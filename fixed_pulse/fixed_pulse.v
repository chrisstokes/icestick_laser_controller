==> flow/design.v <==
module top #(
	parameter REPEAT_HZ = 16,
) (
	input  clk,
	input  RX,
	output TX,
	output LED1,
	output TST1,
	output TST2,
	output TST3,
	output TST4,
	output TST5,
);
	parameter integer BAUD_RATE = 9600;
	parameter integer CLOCK_FREQ_HZ = 12000000;
	localparam integer PERIOD = CLOCK_FREQ_HZ / BAUD_RATE;
	parameter integer REPEAT_PERIOD = 800000;
	parameter integer BITS = 21;
	wire reset;
	wire gated_clk;
	wire [BITS-1:0] count;
	rs232_recv #(
		.HALF_PERIOD(PERIOD / 2)
	) recv (
		.clk  (clk ),
		.RX   (RX  ),
		.reset (reset),
	);
	assign gated_clk = clk & ~reset;
	assign LED1 = ~reset;
	Counter #(
		.BITS(BITS),
		.RESET_VALUE(REPEAT_PERIOD)
	) counter (
		.clk (gated_clk),
		.reset (reset),
		.count (count),
	);
	assign TST1 = ~reset & (count > 0) & (count <= 120);   
	assign TST2 = ~reset & (count > 1680) & (count <= 1800);   
	assign TST3 = ~reset & (count > 1200) & (count <= 1320);   
	assign TST4 = ~reset & (count > 2880) & (count <= 3000);   
	assign TST5 = ~reset & (
		((count > 1560) & (count <= 1920)) |
		((count > 2780) & (count <= 3140)));
endmodule
module Counter #(
	parameter BITS = 24,
	parameter RESET_VALUE = 12000000,
) (
	input clk,
	input reset,
	output [BITS-1:0] count,
);
	always @(posedge clk, posedge reset) begin
		if (reset) begin
			count <= 0;
		end else if (count >= RESET_VALUE) begin
			count <= 0;
		end else begin
			count <= count + 1;
		end
	end
endmodule
module rs232_recv #(
	parameter integer HALF_PERIOD = 5
) (
	input  clk,
	input  RX,
	output reg reset,
);
	reg [7:0] buffer;
	reg buffer_valid;
	reg [$clog2(3*HALF_PERIOD):0] cycle_cnt;
	reg [3:0] bit_cnt = 0;
	reg recv = 0;
	always @(posedge clk) begin
		buffer_valid <= 0;
		if (!recv) begin   
			if (!RX) begin   
				cycle_cnt <= HALF_PERIOD;
				bit_cnt <= 0;
				recv <= 1;
			end
		end else begin
			if (cycle_cnt == 2*HALF_PERIOD) begin   
				cycle_cnt <= 0;
				bit_cnt <= bit_cnt + 1;
				if (bit_cnt == 9) begin   
					buffer_valid <= 1;
					recv <= 0;   
				end else begin
					buffer <= {RX, buffer[7:1]};
				end
			end else begin
				cycle_cnt <= cycle_cnt + 1;
			end
		end
	end
	always @(posedge clk) begin
		if (buffer_valid) begin
			if (buffer == "1") reset <= 1'b1;
			else reset <= 1'b0;
		end
	end
endmodule
== Tool chain data of top ==
What the tools print for top, step after step.
Lines are those of the file above, counted from 1.
Operators carry their Yosys type and port widths (W data, S select, Z words).
Cell names lack the library's common part.
Not given: --
Design
  top: top
  clock input: clk
  cell library: sky130hd
  library corner: tt_025C_1v80

== After elaboration ==
Counts by Yosys on the flattened word-level netlist (proc, flatten, opt, wreduce; memories kept). Register bits leave out memories and registers merged into their read ports (data or address). Print and check cells are left out. Cells with the same type and inputs are merged into one.
Bit counts
  flip-flop bits (word level): 48
  output and inout bits: 7
Operators by class
  reductions and logical operators: 3
  muxes and demuxes: 13
  add/sub/neg operators: 3
  equality and inequality tests: 5
  bitwise logic cells: 15
  magnitude comparators: 13
Operator list (count)
  $gt A21 B11 Y1 const B: 3
  $le A21 B11 Y1 const B: 3
  $gt A21 B12 Y1 const B: 2
  $le A21 B12 Y1 const B: 2
  $mux W12: 3
  $add A21 B1 Y21 const B: 1
  $gt A21 B1 Y1 const B: 1
  $ge A21 B20 Y1 const B: 1
  $le A21 B7 Y1 const B: 1
  $mux W21: 1
  $and A1 B1 Y1: 12
  $add A12 B1 Y12 const B: 1
  $eq A12 B11 Y1 const B: 1
  $mux W4: 3
  $eq A8 B6 Y1 const B: 1
  $mux W1: 6
  $reduce_and A2 Y1: 2
  $add A4 B1 Y4 const B: 1
  $eq A4 B4 Y1 const B: 1
  $reduce_and A3 Y1: 1
  $not A1 Y1: 2
  $ne A2 B1 Y1 const B: 1
  $ne A2 B2 Y1 const B: 1
  $or A1 B1 Y1: 1

== Logic depth ==
Longest topological path by Yosys (ltp), each cell counted once; first at word level (registers and memories cut), then after technology mapping (sequential cells cut; the memories' decode and read muxes count).
Logic depth
  word-level depth: 4
  ABC_AREA: 0
  gate-level depth with buffers: 7
  depth with buffers taken out: 6

== Netlist ==
The flow's flattened synthesis, as Yosys stat reports it; memories are mapped. The netlist is that of the ABC_AREA named above (0 if unset); the other value can give another one.
Cells by type
  edfxtp_1: count 25, area in all 750.72 um2
  dfrtp_1: count 21, area in all 525.504 um2
  xnor2_1: count 15, area in all 131.376 um2
  nor3_1: count 23, area in all 115.11 um2
  nand2_1: count 23, area in all 86.333 um2
  ha_1: count 6, area in all 75.072 um2
  nor2_1: count 19, area in all 71.318 um2
  xor2_1: count 8, area in all 70.067 um2
  nor4_1: count 10, area in all 62.56 um2
  nand3_1: count 12, area in all 60.058 um2
  clkbuf_1: count 14, area in all 52.55 um2
  nand4_1: count 8, area in all 50.048 um2
  a211oi_1: count 6, area in all 45.043 um2
  o21ai_0: count 9, area in all 45.043 um2
  and3_1: count 7, area in all 43.792 um2
  nor2b_1: count 7, area in all 43.792 um2
  or3_1: count 7, area in all 43.792 um2
  a21oi_1: count 8, area in all 40.038 um2
Other cell types: 31; their cells: 62.
Mapped netlist
  cell count: 290
  mapped flip-flops: 48
  mapped area: 2782.7 um2
  buffers: 19
The figures by module come from a second, unflattened synthesis with its own total; it is not the netlist above.
Second synthesis, totals
  cell total of the unflattened synthesis: 288
  area (unflattened synthesis): 2890.3 um2
Each row is one instance without its submodules.
Modules
  rs232_recv (HALF_PERIOD=625): instances 1, area 1280.0 um2, seq. area 790.8 um2, cells 101
  Counter: instances 1, area 1086.0 um2, seq. area 525.5 um2, cells 109
  top: instances 1, area 524.3 um2, seq. area 0.0 um2, cells 78

Flow measurements of top on sky130hd: 2 stored runs with different settings, listed in no order. Input and output delays are each 20% of the period that was set; the output load is 0.01 pF.
"achieved clock period (ns)" = clock period - worst setup slack. The figure is calculated, with input and output delays left at 20% of the set period.
"worst setup path time (ns)": the worst setup path's part of the clock period (all of it between registers, 20% less for each end at a port) less its slack. A launch clock that arrives late makes it longer, a capture clock that arrives late makes it shorter.
"finish__power__total": no workload was simulated; the value follows from the tool's default switching activity.

Flow files of entry A
==> flow/run.sh <==
#!/bin/bash
# the make line also repeats the synthesis and layout settings of config.mk as NAME=value (left out here)
make -C /OpenROAD-flow-scripts/flow DESIGN_CONFIG=/design/flow/config.mk WORK_HOME=/design/flow/orfs CLKGATE_MAP_FILE= finish
==> flow/config.mk <==
export PLATFORM = sky130hd
export DESIGN_NAME = top
export DESIGN_NICKNAME = top
export VERILOG_FILES = /design/flow/design.v
export SDC_FILE = /design/flow/constraint.sdc
export NUM_CORES = 4
export LEC_CHECK = 0
export ABC_AREA = 0
export CAP_MARGIN = 20
export CELL_PAD_IN_SITES_DETAIL_PLACEMENT = 2
export CELL_PAD_IN_SITES_GLOBAL_PLACEMENT = 3
export CORE_ASPECT_RATIO = 1.18
export CORE_MARGIN = 2
export CORE_UTILIZATION = 19
export GPL_TIMING_DRIVEN = 0
export HOLD_SLACK_MARGIN = -0.06
export MIN_ROUTING_LAYER = met2
export SLEW_MARGIN = 20
==> flow/constraint.sdc <==
create_clock -name core_clock -period 3.91 [get_ports {clk}]
set_input_delay 0.7820 -clock core_clock [delete_from_list [all_inputs] [get_ports {clk}]]
set_output_delay 0.7820 -clock core_clock [all_outputs]
set_load 0.01 [all_outputs]

report of entry A
yosys chip area after synthesis (um^2): 2782.7
finish__design__die__area: 15632.8
finish__design__instance__area__stdcell: 3540.9
finish__design__instance__utilization: 0.2446
finish__timing__setup__ws: 0.088
finish__timing__setup__tns: 0.000
finish__timing__hold__ws: 0.280
finish__power__total: 1.135e-03
achieved clock period (ns): 3.822
worst setup path time (ns): 3.04
worst setup path kind: reg-to-output

Flow files of entry B
==> flow/run.sh <==
#!/bin/bash
# the make line also repeats the synthesis and layout settings of config.mk as NAME=value (left out here)
make -C /OpenROAD-flow-scripts/flow DESIGN_CONFIG=/design/flow/config.mk WORK_HOME=/design/flow/orfs CLKGATE_MAP_FILE= finish
==> flow/config.mk <==
export PLATFORM = sky130hd
export DESIGN_NAME = top
export DESIGN_NICKNAME = top
export VERILOG_FILES = /design/flow/design.v
export SDC_FILE = /design/flow/constraint.sdc
export NUM_CORES = 4
export LEC_CHECK = 0
export CAP_MARGIN = 0
export CELL_PAD_IN_SITES_DETAIL_PLACEMENT = 2
export CORE_ASPECT_RATIO = 1.51
export CORE_MARGIN = 2
export CORE_UTILIZATION = 17
export GPL_ROUTABILITY_DRIVEN = 1
export GPL_TIMING_DRIVEN = 1
export MAX_ROUTING_LAYER = met5
export PLACE_DENSITY_LB_ADDON = 0.1
export SETUP_SLACK_MARGIN = 0.29
export SLEW_MARGIN = 40
==> flow/constraint.sdc <==
create_clock -name core_clock -period 2.34 [get_ports {clk}]
set_input_delay 0.4680 -clock core_clock [delete_from_list [all_inputs] [get_ports {clk}]]
set_output_delay 0.4680 -clock core_clock [all_outputs]
set_load 0.01 [all_outputs]

report of entry B
yosys chip area after synthesis (um^2): 2782.7
finish__design__die__area: 17429.8
finish__design__instance__area__stdcell: 4164.0
finish__design__instance__utilization: 0.2595
finish__timing__setup__ws: -0.621
finish__timing__setup__tns: -2.352
finish__timing__hold__ws: 0.418
finish__power__total: 1.830e-03
achieved clock period (ns): 2.961
worst setup path time (ns): 2.49
worst setup path kind: reg-to-output
