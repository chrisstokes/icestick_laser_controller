==> flow/design.v <==
module uart_tx #(
	parameter integer PERIOD = 10   
) (
	input  clk,   
	input write,   
	input [7:0] to_write,   
	output reg writing,   
	output reg latched,   
	output TX
);
	reg [$clog2(PERIOD):0] cycle_cnt = 0;   
	reg [4:0] bit_cnt = 0;   
	reg [7:0] current_byte = 8'hFF;
	reg current_bit = 1'b1;
	reg [7:0] next_byte;
	reg next_ready = 0;
	initial begin
		writing = 0;
		latched = 0;
	end
	always @(posedge clk) begin
		cycle_cnt <= cycle_cnt + 1;   
		if (cycle_cnt == PERIOD-1) begin
			cycle_cnt <= 0;
			bit_cnt <= bit_cnt + 1;
			if (bit_cnt == 10) begin
				bit_cnt <= 0;
				if (next_ready) begin
					current_byte <= next_byte;
					writing <= 1;
				end else begin
					writing <= 0;
				end
				if (write) begin
					next_byte <= to_write;
					next_ready <= 1;
					latched <= 1;
				end else begin
					next_ready <= 0;
				end
			end
			if (bit_cnt == 1) begin
				latched <= 0;
			end
		end
	end
	always @(posedge clk) begin
		current_bit = 'bx;
		case (bit_cnt)
			0: current_bit <= 0;  
			1: current_bit <= current_byte[0];
			2: current_bit <= current_byte[1];
			3: current_bit <= current_byte[2];
			4: current_bit <= current_byte[3];
			5: current_bit <= current_byte[4];
			6: current_bit <= current_byte[5];
			7: current_bit <= current_byte[6];
			8: current_bit <= current_byte[7];
			9: current_bit <= 1;   
			10: current_bit <= 1;  
		endcase
		if (!writing) begin
			current_bit <= 1;
		end
	end
	assign TX = current_bit;
endmodule
Reports on uart_tx. The steps from the RTL of uart_tx to its reports follow in flow order. Lines are those of the file above, counted from 1. Operators: Yosys type, input widths -> output width; for muxes data width and select width s. Not given: n/a

Design top: uart_tx. Clock: clk. Library: sky130hd. Library corner: tt_025C_1v80.

Elaborated design. Yosys after proc, flatten, opt, wreduce and memory -nomap, before mapping. Memory bits, and registers merged into a memory's read port (data or address), are not among the register bits. Print and check cells are not counted. Equal cells are merged and count once.

Cells after elaboration: 34. The figure for register bits after elaboration is 30. The entry for input port bits reads 10.

For add/sub/neg operators the number is 2. Reductions and logical operators: 8. The entry for equal/unequal tests reads 11. Multiplexer cells: 5.

Operators by type and width (number): $eq 5x3->1 const B (4); $eq 5x4->1 const B (4); $add 5x1->5 const B (2); $eq 5x2->1 const B (2); $pmux 1 s10 (1); $reduce_and 3->1 (3); $eq 5x1->1 const B (1); $logic_not 5->1 (1); $reduce_bool 2->1 (2); $mux 1 (4); $reduce_and 2->1 (1); $reduce_or 2->1 (1).

Depth. Depth = most cells in a row (Yosys ltp): at word level without a register or memory, in the mapped netlist without a sequential cell, where the memories' decode and read muxes count.

Word-level depth: 3. The entry for ABC_AREA reads 0. Mapped depth: 5.

After synthesis. The flow's flattened synthesis, as Yosys stat reports it; memories are mapped. The netlist is that of the ABC_AREA named above (0 if unset); the other value can give another one.

Cells by type (number): sky130_fd_sc_hd__edfxtp_1 (24); sky130_fd_sc_hd__dfxtp_1 (6); sky130_fd_sc_hd__ha_1 (6); sky130_fd_sc_hd__xnor2_1 (4); sky130_fd_sc_hd__nor2_1 (9); sky130_fd_sc_hd__nand3_1 (5); sky130_fd_sc_hd__nand4b_1 (2); sky130_fd_sc_hd__xor2_1 (2); sky130_fd_sc_hd__or4b_4 (1); sky130_fd_sc_hd__and3_1 (2); sky130_fd_sc_hd__and4bb_2 (1); sky130_fd_sc_hd__a2111o_1 (1); sky130_fd_sc_hd__a21boi_2 (1); sky130_fd_sc_hd__buf_6 (1); sky130_fd_sc_hd__inv_1 (3); sky130_fd_sc_hd__mux2_2 (1); sky130_fd_sc_hd__buf_2 (2); sky130_fd_sc_hd__nor4bb_1 (1).

Other cell types: 8; their cells: 8.

Under mapped cells stands 80. The figure for buffers is 3. The entry for flip-flop cells reads 30. Cell area after synthesis: 1217.4 um2.

Timing after synthesis. Source: OpenSTA report_checks on the synthesized netlist (no wires, ideal clock, input and output delay 20% of the period each), path of least setup slack; recovery checks are left aside. Register names are those of the netlist, which keeps one name where synthesis merged equal registers.

Kind: reg2reg. Start: register bit_cnt[0]. End: register current_byte[0]. Arrival: 1.301 ns. The figure for stages on the path is 5. Path delay: 1.633 ns. Under required time stands 1.318 ns. Under setup time stands 0.332 ns. The entry for path slack reads 0.018 ns. The figure for launch time at the first pin is 0.000 ns. Clock period: 1.65 ns. For synthesis period reached the number is 1.632 ns.

"path delay" is the arrival time less input delay plus setup time. "stages on the path": output pins that drive a net of the path, with the launching flip-flop's if there is one; two outputs of one cell count as two. "synthesis period reached" is the clock period less the worst setup slack; recovery checks do not enter. This is arithmetic on one report: input and output delays are still those of the set period (20% each). The rows between start and end are the longest chain of elaborated cells between them; the timing report does not say that the signal goes this way. Where chains are equally long, one stands for them. A line is the first line of the expression or statement that the cell stems from. Yosys adds cells for indexed reads and writes and turns some case tables into memories.

Cells stage by stage: sky130_fd_sc_hd__edfxtp_1 sky130_fd_sc_hd__inv_1 sky130_fd_sc_hd__ha_1 sky130_fd_sc_hd__and4bb_2 sky130_fd_sc_hd__and3_1. For length of the longest elaborated chain the number is 2. Under elaborated cells on any way between the ends stands 2. Those cells by class: eq/ne: 1; reduce/logical: 1.

Ends and longest elaborated chain, post-synthesis: from (decl) (RTL line 12) `reg [4:0] bit_cnt = 0;`; from (assign) (RTL line 25) `bit_cnt <= bit_cnt + 1;`; from (assign) (RTL line 27) `bit_cnt <= 0;`; $eq 5x4->1 (RTL line 26) `if (bit_cnt == 10) begin`; $reduce_and 3->1; to (assign) (RTL line 29) `current_byte <= next_byte;`; to (decl) (RTL line 13) `reg [7:0] current_byte = 8'hFF;`.

Worst path after layout. Path of least setup slack in the final report of flow run 1 (OpenROAD, finished layout, wires in). Where an end is a register, its clock arrival counts in the times.

Kind: reg2reg. Start: register bit_cnt[1]. End: register next_byte[6]. Under required time stands 1.23 ns. The figure for stages on the path is 5. Arrival: 1.57 ns. Clock period: 1.25 ns. Under setup time stands 0.29 ns. The figure for launch time at the first pin is 0.28 ns. The entry for path slack reads -0.34 ns.

The rows between start and end are the longest chain of elaborated cells between them; the timing report does not say that the signal goes this way. Where chains are equally long, one stands for them.

Cells stage by stage: sky130_fd_sc_hd__edfxtp_1 sky130_fd_sc_hd__buf_4 sky130_fd_sc_hd__ha_4 sky130_fd_sc_hd__and4bb_4 sky130_fd_sc_hd__and3_4. For length of the longest elaborated chain the number is 2. Under elaborated cells on any way between the ends stands 2. Those cells by class: eq/ne: 1; reduce/logical: 1.

Ends and longest elaborated chain, post-layout: from (decl) (RTL line 12) `reg [4:0] bit_cnt = 0;`; from (assign) (RTL line 25) `bit_cnt <= bit_cnt + 1;`; from (assign) (RTL line 27) `bit_cnt <= 0;`; $eq 5x4->1 (RTL line 26) `if (bit_cnt == 10) begin`; $reduce_and 3->1; to (assign) (RTL line 35) `next_byte <= to_write;`; to (decl) (RTL line 15) `reg [7:0] next_byte;`.

Subject: uart_tx on sky130hd, stored results

Hello all,

Stored flow runs of uart_tx (2 of them; Yosys, OpenROAD, sky130hd). They differ in their settings and are not a sequence. Constraints: input delay and output delay 20% of the set period each, output load 0.01 pF. By "period achieved" is meant the clock period of the run minus its worst setup slack. This is arithmetic on one report: input and output delays are still those of the set period (20% each). "worst path time" means the part of the period allowed to the worst setup path (the constraints hold back 20% at inputs and 20% at outputs) less its slack; where the path has registers, the arrival times of their clocks count too. "power" rests on the timing tool's default activity at the inputs, not on a simulated workload.

Files of flow run 1:
==> flow/run.sh <==
#!/bin/bash
# the make line also repeats the synthesis and layout settings of config.mk as NAME=value (left out here)
make -C /OpenROAD-flow-scripts/flow DESIGN_CONFIG=/design/flow/config.mk WORK_HOME=/design/flow/orfs CLKGATE_MAP_FILE= finish
==> flow/config.mk <==
export PLATFORM = sky130hd
export DESIGN_NAME = uart_tx
export DESIGN_NICKNAME = uart_tx
export VERILOG_FILES = /design/flow/design.v
export SDC_FILE = /design/flow/constraint.sdc
export NUM_CORES = 4
export LEC_CHECK = 0
export CAP_MARGIN = 20
export CORE_ASPECT_RATIO = 0.74
export CORE_MARGIN = 2
export CORE_UTILIZATION = 24
export GPL_ROUTABILITY_DRIVEN = 1
export GPL_TIMING_DRIVEN = 0
export MIN_ROUTING_LAYER = met1
export PLACE_DENSITY_LB_ADDON = 0.3
export SETUP_SLACK_MARGIN = -0.1
export SLEW_MARGIN = 20
==> flow/constraint.sdc <==
create_clock -name core_clock -period 1.25 [get_ports {clk}]
set_input_delay 0.2500 -clock core_clock [delete_from_list [all_inputs] [get_ports {clk}]]
set_output_delay 0.2500 -clock core_clock [all_outputs]
set_load 0.01 [all_outputs]

Results of flow run 1. The area of the synthesized netlist stands at 1217.4 um2. For the area inside the die boundary the run shows 5664.7 um2. The measured standard-cell area after layout is 1694.1 um2. The measured post-route utilization is 34.4%. The lowest setup slack reads -0.335 ns. The setup total negative slack is -7.706 ns. The smallest hold slack reads 0.418 ns. The power stands at 1898 uW. The period achieved is 1.585 ns. The worst path time comes to 1.59 ns. Class of the worst setup path: reg2reg.

Files of flow run 2:
==> flow/run.sh <==
#!/bin/bash
# the make line also repeats the synthesis and layout settings of config.mk as NAME=value (left out here)
make -C /OpenROAD-flow-scripts/flow DESIGN_CONFIG=/design/flow/config.mk WORK_HOME=/design/flow/orfs CLKGATE_MAP_FILE= finish
==> flow/config.mk <==
export PLATFORM = sky130hd
export DESIGN_NAME = uart_tx
export DESIGN_NICKNAME = uart_tx
export VERILOG_FILES = /design/flow/design.v
export SDC_FILE = /design/flow/constraint.sdc
export NUM_CORES = 4
export LEC_CHECK = 0
export CAP_MARGIN = 20
export CORE_ASPECT_RATIO = 1.03
export CORE_MARGIN = 2
export CORE_UTILIZATION = 18
export CTS_CLUSTER_DIAMETER = 91
export PLACE_DENSITY_LB_ADDON = 0.05
export SETUP_SLACK_MARGIN = 0.51
export SLEW_MARGIN = 35
export TNS_END_PERCENT = 65
==> flow/constraint.sdc <==
create_clock -name core_clock -period 1.99 [get_ports {clk}]
set_input_delay 0.3980 -clock core_clock [delete_from_list [all_inputs] [get_ports {clk}]]
set_output_delay 0.3980 -clock core_clock [all_outputs]
set_load 0.01 [all_outputs]

Results of flow run 2. The area of the synthesized netlist stands at 1217.4 um2. For the area inside the die boundary the run shows 7437.6 um2. The measured standard-cell area after layout is 1701.6 um2. The measured post-route utilization is 25.9%. The lowest setup slack reads 0.432 ns. The setup total negative slack is 0.000 ns. The smallest hold slack reads 0.424 ns. The power stands at 1144 uW. The period achieved is 1.558 ns. The worst path time comes to 1.56 ns. Class of the worst setup path: reg2reg.

Thanks
